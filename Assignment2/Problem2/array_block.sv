==> flow/design.v <==
`timescale 		1ns / 1ns
module array_block #(
    parameter Wid = 8
)
(
    input                           clk,
    input           [Wid-1:0]     	input1,
    input           [Wid-1:0]     	input2,
    input                           restart, 
    output reg      [Wid-1:0]     	output1,
    output reg      [Wid-1:0]     	output2,
    output reg      [Wid-1:0]     	output3
);
always @(posedge clk) 
begin
            output1        <= 		input1;
            output2        <= 		input2;
            output3        <= 		(restart ? 0 : (output3 + input1*input2));
end
endmodule
# [Tool chain data of array_block]
# What the tools print for array_block, step after step.
# Lines are those of the file above, counted from 1.
# Cell names lack the library's common part.
# The mark -- stands for no value.
[design] top="array_block" clock="clk" library="sky130hd" lib_corner="tt_025C_1v80"

# [Word level]
# Source: Yosys, flattened and elaborated, memories not mapped. Widths are those after wreduce; folded enables and synchronous resets count as part of the registers. Registers that Yosys merges into a memory's read port (data or address) are not register bits. Print and check cells do not count. Equal cells are merged and count once.
[word_totals] inputBits=18 output_inout_bits=24 regBits=24 word_cells=5
[classes] mul=1 addsub=1
[ops] op="multiplier 8 x 8 -> 8 bit" n=1
[ops] op="adder 8 bit" n=1

# [Longest topological paths]
# Yosys ltp: most cells in a row. Word level: on the elaborated netlist, between registers, memories and ports. Mapped: between sequential cells and ports; inverters and the memories' decode and read muxes count.
[logic_depth] depth_word=2 abc_area=0 depth_mapped=15 depth_no_buf=15

# [Netlist]
# Source: synth_stat.txt of the flow (Yosys; design flattened, memories mapped). It holds for the ABC_AREA given above (unset counts as 0); a run with the other value may have another netlist.
[mapped] n_buf=0 flip_flops=24 mapped_area_um2=1577.8 cell_count=158
[types] type="dfxtp_1" n=24 type_area_um2=480.461
[types] type="fa_1" n=18 type_area_um2=360.346
[types] type="ha_1" n=17 type_area_um2=212.704
[types] type="inv_1" n=33 type_area_um2=123.869
[types] type="xnor2_1" n=13 type_area_um2=113.859
[types] type="and2_1" n=14 type_area_um2=87.584
[types] type="nand2_1" n=22 type_area_um2=82.579
[types] type="xor2_1" n=4 type_area_um2=35.034
[types] type="nor2b_1" n=4 type_area_um2=25.024
[types] type="xnor2_2" n=1 type_area_um2=16.266
[types] type="a21o_1" n=2 type_area_um2=15.014
[types] type="nor2_1" n=4 type_area_um2=15.014
[types] type="a21oi_1" n=2 type_area_um2=10.01

# [Worst setup path after synthesis]
# OpenSTA on the mapped netlist: ideal clock, no wires. The path of least setup slack (recovery checks aside). Input and output delay are each 20% of the period. Register names are those of the netlist, which keeps one name where synthesis merged equal registers.
[synth_path] kind="in2reg" start="input port input1[5]" end="register output3[7]" setup_time_ns=0.115 stages=13 arrival_ns=3.747 required_ns=3.695 n_path_buf=0 path_slack_ns=-0.052 path_delay_ns=3.100 tclk_ns=3.81 in_delay_ns=0.762 synth_period_reached_ns=3.862
# "path_delay_ns" = arrival - input delay + setup time.
# "stages" counts driving pins, that of a launching flip-flop among them; a cell with two outputs on the path counts twice.
# "synth_period_reached_ns" is the clock period less the worst setup slack; recovery checks do not enter. This is arithmetic on one report: input and output delays are still those of the set period (20% each).
# Between the ends stands the longest chain of elaborated cells between them, by number of cells; it is not shown to be the way that was timed. Of several equally long chains one is given.
# Each line given opens the expression or statement behind the cell; cells for indexed reads and writes are added by Yosys, which also makes memories of some case tables.
[synth_via] path_cell_list="nand2_1 > fa_1 > inv_1 > fa_1 > inv_1 > fa_1 > fa_1 > inv_1 > ha_1 > a21oi_1 > xnor2_2 > xnor2_1 > nor2_1" elab_chain_len=2
[synth_lines] element="from (decl)" line=7 source="input [Wid-1:0] input1,"
[synth_lines] element="multiplier 8 x 8 -> 8 bit" line=18 source="output3 <= (restart ? 0 : (output3 + input1*input2));"
[synth_lines] element="adder 8 bit" line=18
[synth_lines] element="to (assign)" line=18
[synth_lines] element="to (decl)" line=12 source="output reg [Wid-1:0] output3"

# [Timing after layout]
# From the final timing report of run 2: the path of least setup slack in the routed layout; clock arrival at registers is part of the times.
[layout_path] kind="in2reg" start="input port input2[0]" end="register output3[7]" required_ns=6.00 path_slack_ns=0.87 in_delay_ns=1.17 stages=14 tclk_ns=5.85 arrival_ns=5.13 setup_time_ns=0.12 n_path_buf=1
# Between the ends stands the longest chain of elaborated cells between them, by number of cells; it is not shown to be the way that was timed. Of several equally long chains one is given.
[layout_via] path_cell_list="clkdlybuf4s50_1 > nand2_1 > fa_1 > inv_1 > fa_1 > inv_1 > fa_1 > fa_1 > inv_1 > ha_1 > a21oi_1 > xnor2_2 > xnor2_1 > nor2_1" elab_chain_len=2
[layout_lines] element="from (decl)" line=8 source="input [Wid-1:0] input2,"
[layout_lines] element="multiplier 8 x 8 -> 8 bit" line=18 source="output3 <= (restart ? 0 : (output3 + input1*input2));"
[layout_lines] element="adder 8 bit" line=18
[layout_lines] element="to (assign)" line=18
[layout_lines] element="to (decl)" line=12 source="output reg [Wid-1:0] output3"

# array_block through Yosys and OpenROAD on sky130hd: 2 stored runs, unordered, with their settings and measured results. The constraints put input and output delay at 20% of the set period each and load the outputs with 0.01 pF.
# By "clock_period_reached_ns" is meant the clock period of the run minus its worst setup slack. This is arithmetic on one report: input and output delays are still those of the set period (20% each).
# "critical_path_time_ns" is the time allowed to the run's worst setup path (the clock period less input and output delay, where it has them) less its slack. Clock arrival times count: a late capture clock shortens it, a late launch clock lengthens it.
# "power_mw": no workload was simulated; the value follows from the tool's default switching activity.
run="run 1" settings period_ns=3.67 CORE_UTILIZATION=64 SETUP_SLACK_MARGIN=0.46 PLACE_DENSITY=0.84 CORE_ASPECT_RATIO=1.17 CELL_PAD_IN_SITES_DETAIL_PLACEMENT=0 TNS_END_PERCENT=15 GPL_TIMING_DRIVEN=1 CAP_MARGIN=5 MIN_ROUTING_LAYER="met2" MAX_ROUTING_LAYER="met5" CORE_MARGIN=2 SLEW_MARGIN=20
run="run 1" outcome="not finished: clock tree synthesis ended with error DPL-0033"
run="run 2" settings period_ns=5.85 CORE_UTILIZATION=17 PLACE_DENSITY_LB_ADDON=0.06 CORE_ASPECT_RATIO=0.58 CORE_MARGIN=9 GPL_TIMING_DRIVEN=0 CTS_CLUSTER_SIZE=65 CAP_MARGIN=10 SLEW_MARGIN=5
run="run 2" results synthesis_area_um2=1577.8 power_mw=0.8981 critical_path_time_ns=3.81 path_kind="in2reg" setup_ws_ns=0.875 worst_hold_slack_ns=0.596 timing.setup.tns_ns=0.000 fin_util_pct=25.3 die_um2=13202.5 clock_period_reached_ns=4.975 finish.stdcell_area_um2=2250.9
